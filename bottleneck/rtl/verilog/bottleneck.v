==> flow/design.v <==
`timescale 1ns / 1ps
module bottleneck(
	input	[63:0]	m_adr_i,
	input		m_cyc_i,
	input	[63:0]	m_dat_i,
	input		m_signed_i,
	input	[1:0]	m_siz_i,
	input		m_stb_i,
	input		m_we_i,
	output		m_ack_o,
	output	[63:0]	m_dat_o,
	output		m_err_align_o,
	output	[63:0]	s_adr_o,
	output		s_cyc_o,
	output		s_signed_o,
	output		s_siz_o,
	output		s_stb_o,
	output		s_we_o,
	output	[15:0]	s_dat_o,
	input		s_ack_i,
	input	[15:0]	s_dat_i,
	input		clk_i,
	input		reset_i
);
	reg		ack1, ack2, ack3;
	wire		ack1_o, ack2_o, ack3_o;
	wire		SWeO_MWeI;
	wire		SStbO_MStbI;
	wire		SStbO_1;
	wire		SSizO_MSizI0;
	wire		SSizO_1;
	wire		SSignedO_MSignedI;
	wire		SDatO_MDatI63_48;
	wire		SDatO_MDatI47_32;
	wire		SDatO_MDatI31_16;
	wire		SDatO_MDatI15_0;
	wire		plus6;
	wire		plus4;
	wire		plus2;
	wire		SAdrO_MAdrI;
	wire		MErrAlignO_1;
	wire		MDatO_SDatI;
	wire		MAckO_SAckI;
	wire		MAckO_1;
	wire		Hold3_SDatI;
	wire		Hold2_SDatI;
	wire		Hold1_SDatI;
	wire reqByte = m_siz_i == 2'b00;
	wire reqHWord = m_siz_i == 2'b01;
	wire reqWord = m_siz_i == 2'b10;
	wire reqDWord = m_siz_i == 2'b11;
	assign s_cyc_o = m_cyc_i & ~MErrAlignO_1;
	assign s_we_o = (SWeO_MWeI ? m_we_i : 0);
	assign s_stb_o = (SStbO_MStbI ? m_stb_i : 0) | (SStbO_1 ? 1 : 0);
	assign s_siz_o = (SSizO_MSizI0 ? m_siz_i[0] : 0) | (SSizO_1 ? 1 : 0);
	assign s_signed_o = (SSignedO_MSignedI ? m_signed_i : 0);
	assign s_dat_o =
		((SDatO_MDatI63_48 ? m_dat_i[63:48] : 0) |
		(SDatO_MDatI47_32 ? m_dat_i[47:32] : 0) |
		(SDatO_MDatI31_16 ? m_dat_i[31:16] : 0) |
		(SDatO_MDatI15_0  ? m_dat_i[15:0]  : 0)) & (s_siz_o ? 16'hFFFF : 16'h00FF);
	assign s_adr_o = (SAdrO_MAdrI ?
				m_adr_i | ((plus2 ? 2 : 0) | (plus4 ? 4 : 0) | (plus6 ? 6 : 0))
				: 0);
	assign m_err_align_o = MErrAlignO_1;
	reg	[15:0]	hold1, hold2, hold3;
	wire [63:0] s_dat_8s = {{56{s_dat_i[7]}}, s_dat_i[7:0]};
	wire [63:0] s_dat_8u = {56'd0, s_dat_i[7:0]};
	wire [63:0] s_dat_16s = {{48{s_dat_i[15]}}, s_dat_i};
	wire [63:0] s_dat_16u = {48'd0, s_dat_i};
	wire [63:0] s_dat_32s = {{32{hold1[15]}}, hold1, s_dat_i};
	wire [63:0] s_dat_32u = {32'd0, hold1, s_dat_i};
	wire [63:0] s_dat_64 = {hold3, hold2, hold1, s_dat_i};
	assign m_dat_o =
		((MDatO_SDatI & m_signed_i & reqByte) ? s_dat_8s : 0) |
		((MDatO_SDatI & ~m_signed_i & reqByte) ? s_dat_8u : 0) |
		((MDatO_SDatI & m_signed_i & reqHWord) ? s_dat_16s : 0) |
		((MDatO_SDatI & ~m_signed_i & reqHWord) ? s_dat_16u : 0) |
		((MDatO_SDatI & m_signed_i & reqWord) ? s_dat_32s : 0) |
		((MDatO_SDatI & ~m_signed_i & reqWord) ? s_dat_32u : 0) |
		((MDatO_SDatI & reqDWord) ? s_dat_64 : 0);
	assign m_ack_o = (MAckO_SAckI ? s_ack_i : 0) | (MAckO_1 ? 1 : 0);
	BottleneckSequencer bs(
		.SAckI(s_ack_i),
		.ack3(ack3),
		.ack2(ack2),
		.ack1(ack1),
		.MAdrI2(m_adr_i[2]),
		.MAdrI1(m_adr_i[1]),
		.MAdrI0(m_adr_i[0]),
		.MSiz0(m_siz_i[0]),
		.MSiz1(m_siz_i[1]),
		.MStbI(m_stb_i),
		.MCycI(m_cyc_i),
		.ResetI(reset_i),
		.SWeO_MWeI(SWeO_MWeI),
		.SStbO_MStbI(SStbO_MStbI),
		.SStbO_1(SStbO_1),
		.SSizO_MSizI0(SSizO_MSizI0),
		.SSizO_1(SSizO_1),
		.SSignedO_MSignedI(SSignedO_MSignedI),
		.SDatO_MDatI63_48(SDatO_MDatI63_48),
		.SDatO_MDatI47_32(SDatO_MDatI47_32),
		.SDatO_MDatI31_16(SDatO_MDatI31_16),
		.SDatO_MDatI(SDatO_MDatI15_0),
		.plus6(plus6),
		.plus4(plus4),
		.plus2(plus2),
		.SAdrO_MAdrI(SAdrO_MAdrI),
		.MErrAlignO_1(MErrAlignO_1),
		.MDatO_SDatI(MDatO_SDatI),
		.MAckO_SAckI(MAckO_SAckI),
		.MAckO_1(MAckO_1),
		.Hold3_SDatI(Hold3_SDatI),
		.Hold2_SDatI(Hold2_SDatI),
		.Hold1_SDatI(Hold1_SDatI),
		.ack3_o(ack3_o),
		.ack2_o(ack2_o),
		.ack1_o(ack1_o)
	);
	always @(posedge clk_i) begin
		ack1 <= ack1_o;
		ack2 <= ack2_o;
		ack3 <= ack3_o;
		if(Hold1_SDatI) hold1 <= s_dat_i;
		if(Hold2_SDatI) hold2 <= s_dat_i;
		if(Hold3_SDatI) hold3 <= s_dat_i;
	end
endmodule
module BottleneckSequencer(
	input 	SAckI,
	input 	ack3,
	input 	ack2,
	input 	ack1,
	input 	MAdrI2,
	input 	MAdrI1,
	input 	MAdrI0,
	input 	MSiz0,
	input 	MSiz1,
	input 	MStbI,
	input 	MCycI,
	input 	ResetI,
	output 	SWeO_MWeI,
	output 	SStbO_MStbI,
	output 	SStbO_1,
	output 	SSizO_MSizI0,
	output 	SSizO_1,
	output 	SSignedO_MSignedI,
	output 	SDatO_MDatI63_48,
	output 	SDatO_MDatI47_32,
	output 	SDatO_MDatI31_16,
	output 	SDatO_MDatI,
	output 	plus6,
	output 	plus4,
	output 	plus2,
	output 	SAdrO_MAdrI,
	output 	MErrAlignO_1,
	output 	MDatO_SDatI,
	output 	MAckO_SAckI,
	output 	MAckO_1,
	output 	Hold3_SDatI,
	output 	Hold2_SDatI,
	output 	Hold1_SDatI,
	output 	ack3_o,
	output 	ack2_o,
	output 	ack1_o
);
wire  aligned;
wire R1391 = ~(|ResetI) & (|MCycI) & (|MStbI) & ~(|aligned) ; 
wire R1392 = ~(|ResetI) & (|MCycI) & (|MStbI) & ~(|MSiz1) & ~(|MSiz0) ; 
wire R1393 = ~(|ResetI) & (|MCycI) & (|MStbI) & ~(|MSiz1) & (|MSiz0) & ~(|MAdrI0) ; 
wire R1394 = ~(|ResetI) & (|MCycI) & (|MStbI) & (|MSiz1) & ~(|MSiz0) & ~(|MAdrI1) & ~(|MAdrI0) & ~(|ack1) ; 
wire R1395 = ~(|ResetI) & (|MCycI) & (|MStbI) & (|MSiz1) & ~(|MSiz0) & ~(|MAdrI1) & ~(|MAdrI0) & ~(|ack1) & (|SAckI) ; 
wire R1396 = ~(|ResetI) & (|MCycI) & (|MStbI) & (|MSiz1) & ~(|MSiz0) & ~(|MAdrI1) & ~(|MAdrI0) & (|ack1) ; 
wire R1397 = ~(|ResetI) & (|MCycI) & (|MStbI) & (|MSiz1) & ~(|MSiz0) & ~(|MAdrI1) & ~(|MAdrI0) & (|ack1) & ~(|SAckI) ; 
wire R1398 = ~(|ResetI) & (|MCycI) & (|MStbI) & (|MSiz1) & ~(|MSiz0) & ~(|MAdrI1) & ~(|MAdrI0) & (|ack1) & (|SAckI) ; 
wire R1399 = ~(|ResetI) & (|MCycI) & (|MStbI) & (|MSiz1) & (|MSiz0) & ~(|MAdrI2) & ~(|MAdrI1) & ~(|MAdrI0) & ~(|ack1) & ~(|ack2) & ~(|ack3) ; 
wire R1400 = ~(|ResetI) & (|MCycI) & (|MStbI) & (|MSiz1) & (|MSiz0) & ~(|MAdrI2) & ~(|MAdrI1) & ~(|MAdrI0) & ~(|ack1) & ~(|ack2) & ~(|ack3) & (|SAckI) ; 
wire R1401 = ~(|ResetI) & (|MCycI) & (|MStbI) & (|MSiz1) & (|MSiz0) & ~(|MAdrI2) & ~(|MAdrI1) & ~(|MAdrI0) & ~(|ack1) & ~(|ack2) & (|ack3) ; 
wire R1402 = ~(|ResetI) & (|MCycI) & (|MStbI) & (|MSiz1) & (|MSiz0) & ~(|MAdrI2) & ~(|MAdrI1) & ~(|MAdrI0) & ~(|ack1) & ~(|ack2) & (|ack3) & (|SAckI) ; 
wire R1403 = ~(|ResetI) & (|MCycI) & (|MStbI) & (|MSiz1) & (|MSiz0) & ~(|MAdrI2) & ~(|MAdrI1) & ~(|MAdrI0) & ~(|ack1) & (|ack2) & (|ack3) ; 
wire R1404 = ~(|ResetI) & (|MCycI) & (|MStbI) & (|MSiz1) & (|MSiz0) & ~(|MAdrI2) & ~(|MAdrI1) & ~(|MAdrI0) & ~(|ack1) & (|ack2) & (|ack3) & (|SAckI) ; 
wire R1405 = ~(|ResetI) & (|MCycI) & (|MStbI) & (|MSiz1) & (|MSiz0) & ~(|MAdrI2) & ~(|MAdrI1) & ~(|MAdrI0) & (|ack1) & (|ack2) & (|ack3) ; 
wire R1406 = ~(|ResetI) & (|MCycI) & (|MStbI) & (|MSiz1) & (|MSiz0) & ~(|MAdrI2) & ~(|MAdrI1) & ~(|MAdrI0) & (|ack1) & (|ack2) & (|ack3) & ~(|SAckI) ; 
wire R1407 = ~(|ResetI) & (|MCycI) & (|MStbI) & (|MSiz1) & (|MSiz0) & ~(|MAdrI2) & ~(|MAdrI1) & ~(|MAdrI0) & (|ack1) & (|ack2) & (|ack3) & (|SAckI) ; 
wire  out1408 = R1391 ? 1 : 0 ; 
wire  out1409 = R1392 ? 1 : 0 ; 
wire  out1410 = R1392 ? 1 : 0 ; 
wire  out1411 = R1392 ? 1 : 0 ; 
wire  out1412 = R1392 ? 1 : 0 ; 
wire  out1413 = R1392 ? 1 : 0 ; 
wire  out1414 = R1392 ? 1 : 0 ; 
wire  out1415 = R1392 ? 1 : 0 ; 
wire  out1416 = R1392 ? 1 : 0 ; 
wire  out1417 = R1392 ? 1 : 0 ; 
wire  out1418 = R1393 ? 1 : 0 ; 
wire  out1419 = R1393 ? 1 : 0 ; 
wire  out1420 = R1393 ? 1 : 0 ; 
wire  out1421 = R1393 ? 1 : 0 ; 
wire  out1422 = R1393 ? 1 : 0 ; 
wire  out1423 = R1393 ? 1 : 0 ; 
wire  out1424 = R1393 ? 1 : 0 ; 
wire  out1425 = R1393 ? 1 : 0 ; 
wire  out1426 = R1393 ? 1 : 0 ; 
wire  out1427 = R1394 ? 1 : 0 ; 
wire  out1428 = R1394 ? 1 : 0 ; 
wire  out1429 = R1394 ? 1 : 0 ; 
wire  out1430 = R1394 ? 1 : 0 ; 
wire  out1431 = R1394 ? 1 : 0 ; 
wire  out1432 = R1394 ? 1 : 0 ; 
wire  out1433 = R1394 ? 1 : 0 ; 
wire  out1434 = R1394 ? 1 : 0 ; 
wire  out1435 = R1394 ? 1 : 0 ; 
wire  out1436 = R1395 ? 1 : 0 ; 
wire  out1437 = R1395 ? 1 : 0 ; 
wire  out1438 = R1396 ? 1 : 0 ; 
wire  out1439 = R1396 ? 1 : 0 ; 
wire  out1440 = R1396 ? 1 : 0 ; 
wire  out1441 = R1396 ? 1 : 0 ; 
wire  out1442 = R1396 ? 1 : 0 ; 
wire  out1443 = R1396 ? 1 : 0 ; 
wire  out1444 = R1396 ? 1 : 0 ; 
wire  out1445 = R1396 ? 1 : 0 ; 
wire  out1446 = R1397 ? 1 : 0 ; 
wire  out1447 = R1398 ? 1 : 0 ; 
wire  out1448 = R1399 ? 1 : 0 ; 
wire  out1449 = R1399 ? 1 : 0 ; 
wire  out1450 = R1399 ? 1 : 0 ; 
wire  out1451 = R1399 ? 1 : 0 ; 
wire  out1452 = R1399 ? 1 : 0 ; 
wire  out1453 = R1399 ? 1 : 0 ; 
wire  out1454 = R1399 ? 1 : 0 ; 
wire  out1455 = R1399 ? 1 : 0 ; 
wire  out1456 = R1399 ? 1 : 0 ; 
wire  out1457 = R1400 ? 1 : 0 ; 
wire  out1458 = R1401 ? 1 : 0 ; 
wire  out1459 = R1401 ? 1 : 0 ; 
wire  out1460 = R1401 ? 1 : 0 ; 
wire  out1461 = R1401 ? 1 : 0 ; 
wire  out1462 = R1401 ? 1 : 0 ; 
wire  out1463 = R1401 ? 1 : 0 ; 
wire  out1464 = R1401 ? 1 : 0 ; 
wire  out1465 = R1401 ? 1 : 0 ; 
wire  out1466 = R1401 ? 1 : 0 ; 
wire  out1467 = R1401 ? 1 : 0 ; 
wire  out1468 = R1402 ? 1 : 0 ; 
wire  out1469 = R1402 ? 1 : 0 ; 
wire  out1470 = R1403 ? 1 : 0 ; 
wire  out1471 = R1403 ? 1 : 0 ; 
wire  out1472 = R1403 ? 1 : 0 ; 
wire  out1473 = R1403 ? 1 : 0 ; 
wire  out1474 = R1403 ? 1 : 0 ; 
wire  out1475 = R1403 ? 1 : 0 ; 
wire  out1476 = R1403 ? 1 : 0 ; 
wire  out1477 = R1403 ? 1 : 0 ; 
wire  out1478 = R1403 ? 1 : 0 ; 
wire  out1479 = R1403 ? 1 : 0 ; 
wire  out1480 = R1403 ? 1 : 0 ; 
wire  out1481 = R1404 ? 1 : 0 ; 
wire  out1482 = R1404 ? 1 : 0 ; 
wire  out1483 = R1404 ? 1 : 0 ; 
wire  out1484 = R1405 ? 1 : 0 ; 
wire  out1485 = R1405 ? 1 : 0 ; 
wire  out1486 = R1405 ? 1 : 0 ; 
wire  out1487 = R1405 ? 1 : 0 ; 
wire  out1488 = R1405 ? 1 : 0 ; 
wire  out1489 = R1405 ? 1 : 0 ; 
wire  out1490 = R1405 ? 1 : 0 ; 
wire  out1491 = R1405 ? 1 : 0 ; 
wire  out1492 = R1406 ? 1 : 0 ; 
wire  out1493 = R1406 ? 1 : 0 ; 
wire  out1494 = R1406 ? 1 : 0 ; 
wire  out1495 = R1407 ? 1 : 0 ; 
assign SStbO_MStbI = out1422|out1413;
assign plus2 = out1471|out1428;
assign SStbO_1 = out1488|out1475|out1463|out1453|out1442|out1432;
assign plus4 = out1459;
assign plus6 = out1449;
assign SSignedO_MSignedI = out1486|out1473|out1461|out1451|out1440|out1430|out1420|out1411;
assign SSizO_1 = out1487|out1474|out1462|out1452|out1441|out1431;
assign aligned = out1491|out1478|out1466|out1456|out1445|out1437|out1435|out1426|out1417;
assign MAckO_SAckI = out1424|out1415;
assign ack1_o = out1492|out1481|out1446|out1436;
assign ack2_o = out1493|out1482|out1479|out1468;
assign ack3_o = out1494|out1483|out1480|out1469|out1467|out1457;
assign SAdrO_MAdrI = out1484|out1470|out1458|out1448|out1438|out1427|out1418|out1409;
assign SDatO_MDatI31_16 = out1472|out1429;
assign SDatO_MDatI = out1485|out1439|out1419|out1410;
assign MDatO_SDatI = out1490|out1444|out1425|out1416;
assign MAckO_1 = out1495|out1447;
assign Hold1_SDatI = out1477|out1434;
assign SDatO_MDatI47_32 = out1460;
assign Hold2_SDatI = out1465;
assign Hold3_SDatI = out1455;
assign SSizO_MSizI0 = out1421|out1412;
assign SDatO_MDatI63_48 = out1450;
assign SWeO_MWeI = out1489|out1476|out1464|out1454|out1443|out1433|out1423|out1414;
assign MErrAlignO_1 = out1408;
endmodule
## Step by step through the tools: bottleneck

Tool output for the design above, in the order of the flow.
Lines are those of the file above, counted from 1.
Operators carry their Yosys type and port widths (W data, S select, Z words).
Cell names lack the library's common part.
A cell with -- has no value.

| set-up | value |
|---|---|
| top | bottleneck |
| clock | clk_i |
| library | sky130hd |
| library corner | tt_025C_1v80 |

## Elaborated design

Counts by Yosys on the flattened word-level netlist (proc, flatten, opt, wreduce; memories kept). Register bits leave out memories and registers merged into their read ports (data or address); mux counts leave out enables and synchronous resets folded into registers. Print and check cells are left out. Cells with the same type and inputs are merged into one.

| operators by class | value |
|---|---|
| equal/unequal tests | 3 |
| reduce/logical cells | 1 |
| muxes and demuxes | 40 |
| bitwise operators | 97 |

Operator list:

| cell | number |
|---|---|
| $mux W64 | 5 |
| $or A64 B64 Y64 | 3 |
| $mux W16 | 6 |
| $or A64 B16 Y64 | 1 |
| $or A64 B3 Y64 | 1 |
| $or A64 B32 Y64 | 1 |
| $or A64 B8 Y64 | 1 |
| $or A16 B16 Y16 | 3 |
| $and A1 B1 Y1 | 44 |
| $mux W32 | 1 |
| $or A1 B1 Y1 | 27 |
| $mux W1 | 24 |
| $and A16 B16 Y16 | 1 |
| $not A1 Y1 | 13 |
| $mux W8 | 1 |
| $mux W3 | 2 |
| $eq A2 B2 Y1 const B | 2 |
| $or A2 B3 Y3 | 1 |
| $or A3 B3 Y3 | 1 |
| $eq A2 B1 Y1 const B | 1 |
| $logic_not A2 Y1 | 1 |
| $mux W2 | 1 |

| word-level totals | value |
|---|---|
| cells after elaboration | 147 |
| bits in registers | 51 |

## Logic depth

Yosys ltp: most cells in a row. Word level: on the elaborated netlist, between registers, memories and ports. Mapped: between sequential cells and ports; inverters and the memories' decode and read muxes count.

| logic depth | value |
|---|---|
| word-level depth | 25 |
| ABC_AREA | 0 |
| mapped depth | 7 |

## Netlist

Source: synth_stat.txt of the flow (Yosys; design flattened, memories mapped). It holds for the ABC_AREA given above (unset counts as 0); a run with the other value may have another netlist.
The area totals of this step are shown rounded.

| synthesis totals | value |
|---|---|
| mapped cells | 384 |
| flip-flop cells | 51 |
| sequential area | 1501 um2 |
| buffers | 30 |
| mapped area | 3493 um2 |

Cells by type:

| cell type | number |
|---|---|
| edfxtp_1 | 48 |
| and2_1 | 73 |
| nand2_1 | 67 |
| mux2i_1 | 18 |
| a21o_1 | 23 |
| a21oi_1 | 29 |
| o21ai_0 | 17 |
| nor2_1 | 20 |
| o2bb2ai_1 | 8 |
| nand2b_1 | 11 |
| dfxtp_1 | 3 |
| clkbuf_1 | 12 |
| buf_2 | 8 |
| a2111oi_4 | 1 |
| nand4bb_4 | 1 |
| clkbuf_2 | 5 |
| buf_6 | 2 |
| a211oi_4 | 1 |

Not listed: further types 30, cells in them 37.
By module: a second synthesis without flattening, with its own total; a netlist apart from the flattened one above.

| unflattened totals | value |
|---|---|
| cells (unflattened synthesis) | 312 |
| area total of the unflattened synthesis | 3248 um2 |

Each row is one instance without its submodules.

Modules:

| module | cells | instances | sequential area (um2) | area (um2) |
|---|---|---|---|---|
| bottleneck | 272 | 1 | 1501 | 2960 |
| BottleneckSequencer | 40 | 1 | 0.0 | 287.8 |

## Timing after synthesis

Path of least setup slack by OpenSTA after synthesis, without wires, with an ideal clock, recovery checks aside; 20% of the period is set as input and as output delay. Where synthesis merged equal registers, the netlist keeps one of their names.

| timing post-synthesis | value |
|---|---|
| path kind | input -> output |
| start point | input m_adr_i[2] |
| end point | output s_adr_o[1] |
| buffers on the path | 1 |
| period | 4.56 ns |
| external output delay | 0.912 ns |
| arrival | 3.113 ns |
| data required time | 3.648 ns |
| stages | 4 |
| launch time at the first pin | 0.912 ns |
| slack | 0.535 ns |
| path delay | 2.201 ns |
| period reached after synthesis | 4.025 ns |

"path delay" is the arrival time less input delay plus setup time.
A path that ends at an output port has no setup time.
"stages" counts driving pins, that of a launching flip-flop among them; a cell with two outputs on the path counts twice.
"period reached after synthesis" = period - worst setup slack (recovery checks aside). The figure is calculated, with input and output delays left at 20% of the set period.
Between the ends stands the longest chain of elaborated cells between them, by number of cells; it is not shown to be the way that was timed. Of several equally long chains one is given.
A line is the first line of the expression or statement that the cell stems from. Yosys adds cells for indexed reads and writes and turns some case tables into memories.

| on the way, post-synthesis | value |
|---|---|
| cell sequence | or4b_1 buf_2 nor3_1 o31a_1 |
| cells in the longest elaborated chain | 16 |

RTL lines, path post-synthesis:

| element | RTL line | text |
|---|---|---|
| start, declared | 3 | `input [63:0] m_adr_i,` |
| $not A1 Y1 | 183 | `wire R1405 = ~(\|ResetI) & (\|MCycI) & (\|MStbI) & (\|MSiz1) & (\|MSiz0) & ~(\|MAdrI2) & ~(\|MAdrI1) & ~(\|MAdrI0) & ( ...` |
| $and A1 B1 Y1 x6 | 183 |  |
| $mux W1 | 262 | `wire  out1484 = R1405 ? 1 : 0 ;` |
| $or A1 B1 Y1 x7 | 286 | `assign SAdrO_MAdrI = out1484\|out1470\|out1458\|out1448\|out1438\|out1427\|out1418\|out1409;` |
| $mux W64 | 62 | `assign s_adr_o = (SAdrO_MAdrI ?` |
| end, declared | 13 | `output [63:0] s_adr_o,` |

## Worst path after layout

Path of least setup slack in the final report of flow run 2 (OpenROAD, finished layout, wires in). Where an end is a register, its clock arrival counts in the times.

| timing post-layout | value |
|---|---|
| path kind | input -> output |
| start point | input m_adr_i[0] |
| end point | output m_dat_o[9] |
| data required time | 2.71 ns |
| buffers on the path | 5 |
| launch time at the first pin | 0.68 ns |
| external output delay | 0.68 ns |
| period | 3.39 ns |
| slack | 0.29 ns |
| arrival | 2.42 ns |
| stages | 9 |

Between the ends stands the longest chain of elaborated cells between them, by number of cells; it is not shown to be the way that was timed. Of several equally long chains one is given.

| on the way, post-layout | value |
|---|---|
| cell sequence | clkdlybuf4s15_1 nand4bb_4 a211o_4 a2111oi_4 buf_4 buf_4 buf_4 a21o_1 buf_6 |
| cells in the longest elaborated chain | 18 |

RTL lines, path post-layout:

| element | RTL line | text |
|---|---|---|
| start, declared | 3 | `input [63:0] m_adr_i,` |
| $not A1 Y1 | 183 | `wire R1405 = ~(\|ResetI) & (\|MCycI) & (\|MStbI) & (\|MSiz1) & (\|MSiz0) & ~(\|MAdrI2) & ~(\|MAdrI1) & ~(\|MAdrI0) & ( ...` |
| $and A1 B1 Y1 x4 | 183 |  |
| $mux W1 | 268 | `wire  out1490 = R1405 ? 1 : 0 ;` |
| $or A1 B1 Y1 x3 | 289 | `assign MDatO_SDatI = out1490\|out1444\|out1425\|out1416;` |
| $and A1 B1 Y1 x2 | 75 | `((MDatO_SDatI & m_signed_i & reqByte) ? s_dat_8s : 0) \|` |
| $mux W64 | 75 |  |
| $or A64 B8 Y64 | 75 |  |
| $or A64 B64 Y64 | 75 |  |
| $or A64 B16 Y64 | 75 |  |
| $or A64 B64 Y64 | 75 |  |
| $or A64 B32 Y64 | 75 |  |
| $or A64 B64 Y64 | 75 |  |
| end, declared | 11 | `output [63:0] m_dat_o,` |

# Flow runs of bottleneck

Record of 2 stored runs of the RTL-to-layout flow on bottleneck, platform sky130hd. The runs are unordered. Constraints: input delay and output delay 20% of the set period each, output load 0.01 pF.
"achieved clock period" = clock period - worst setup slack. The figure is calculated, with input and output delays left at 20% of the set period.
"time used up by the worst setup path" means the part of the period allowed to the worst setup path (the constraints hold back 20% at inputs and 20% at outputs) less its slack; where the path has registers, the arrival times of their clocks count too.
"total power of the final layout" is the tool's figure for a default switching activity; nothing was simulated.
Values from the reports are rounded here.
Among the settings, - means not set for that run.
Among the results, - means that no value is shown for the run.

| setting or result | flow run 1 | flow run 2 |
|---|---|---|
| period_ns | 4.69 | 3.39 |
| CORE_UTILIZATION | 26 | 37 |
| SETUP_SLACK_MARGIN | 0.63 | 0.22 |
| PLACE_DENSITY_LB_ADDON | 0.08 | 0.23 |
| CORE_ASPECT_RATIO | 0.96 | - |
| CELL_PAD_IN_SITES_GLOBAL_PLACEMENT | 3 | - |
| CTS_CLUSTER_SIZE | 42 | 53 |
| MIN_ROUTING_LAYER | met2 | met1 |
| CAP_MARGIN | 20 | 20 |
| CORE_MARGIN | 2 | 2 |
| SLEW_MARGIN | 20 | 20 |
| ABC_AREA | - | 0 |
| MAX_ROUTING_LAYER | - | met4 |
| netlist area reported by Yosys (um2) | - | 3493 |
| overall die area (um2) | - | 10230 |
| standard-cell area after layout (um2) | - | 7311 |
| utilization (%) | - | 79.5 |
| worst setup slack after layout (ns) | - | 0.288 |
| post-route setup TNS (ns) | - | 0.000 |
| worst hold slack in the final report (ns) | - | 0.697 |
| total power of the final layout (uW) | - | 1401 |
| achieved clock period (ns) | - | 3.102 |
| time used up by the worst setup path (ns) | - | 1.75 |
| class of the worst setup path | - | input -> output |

Flow run 1: no results, placement failed with FLW-0024
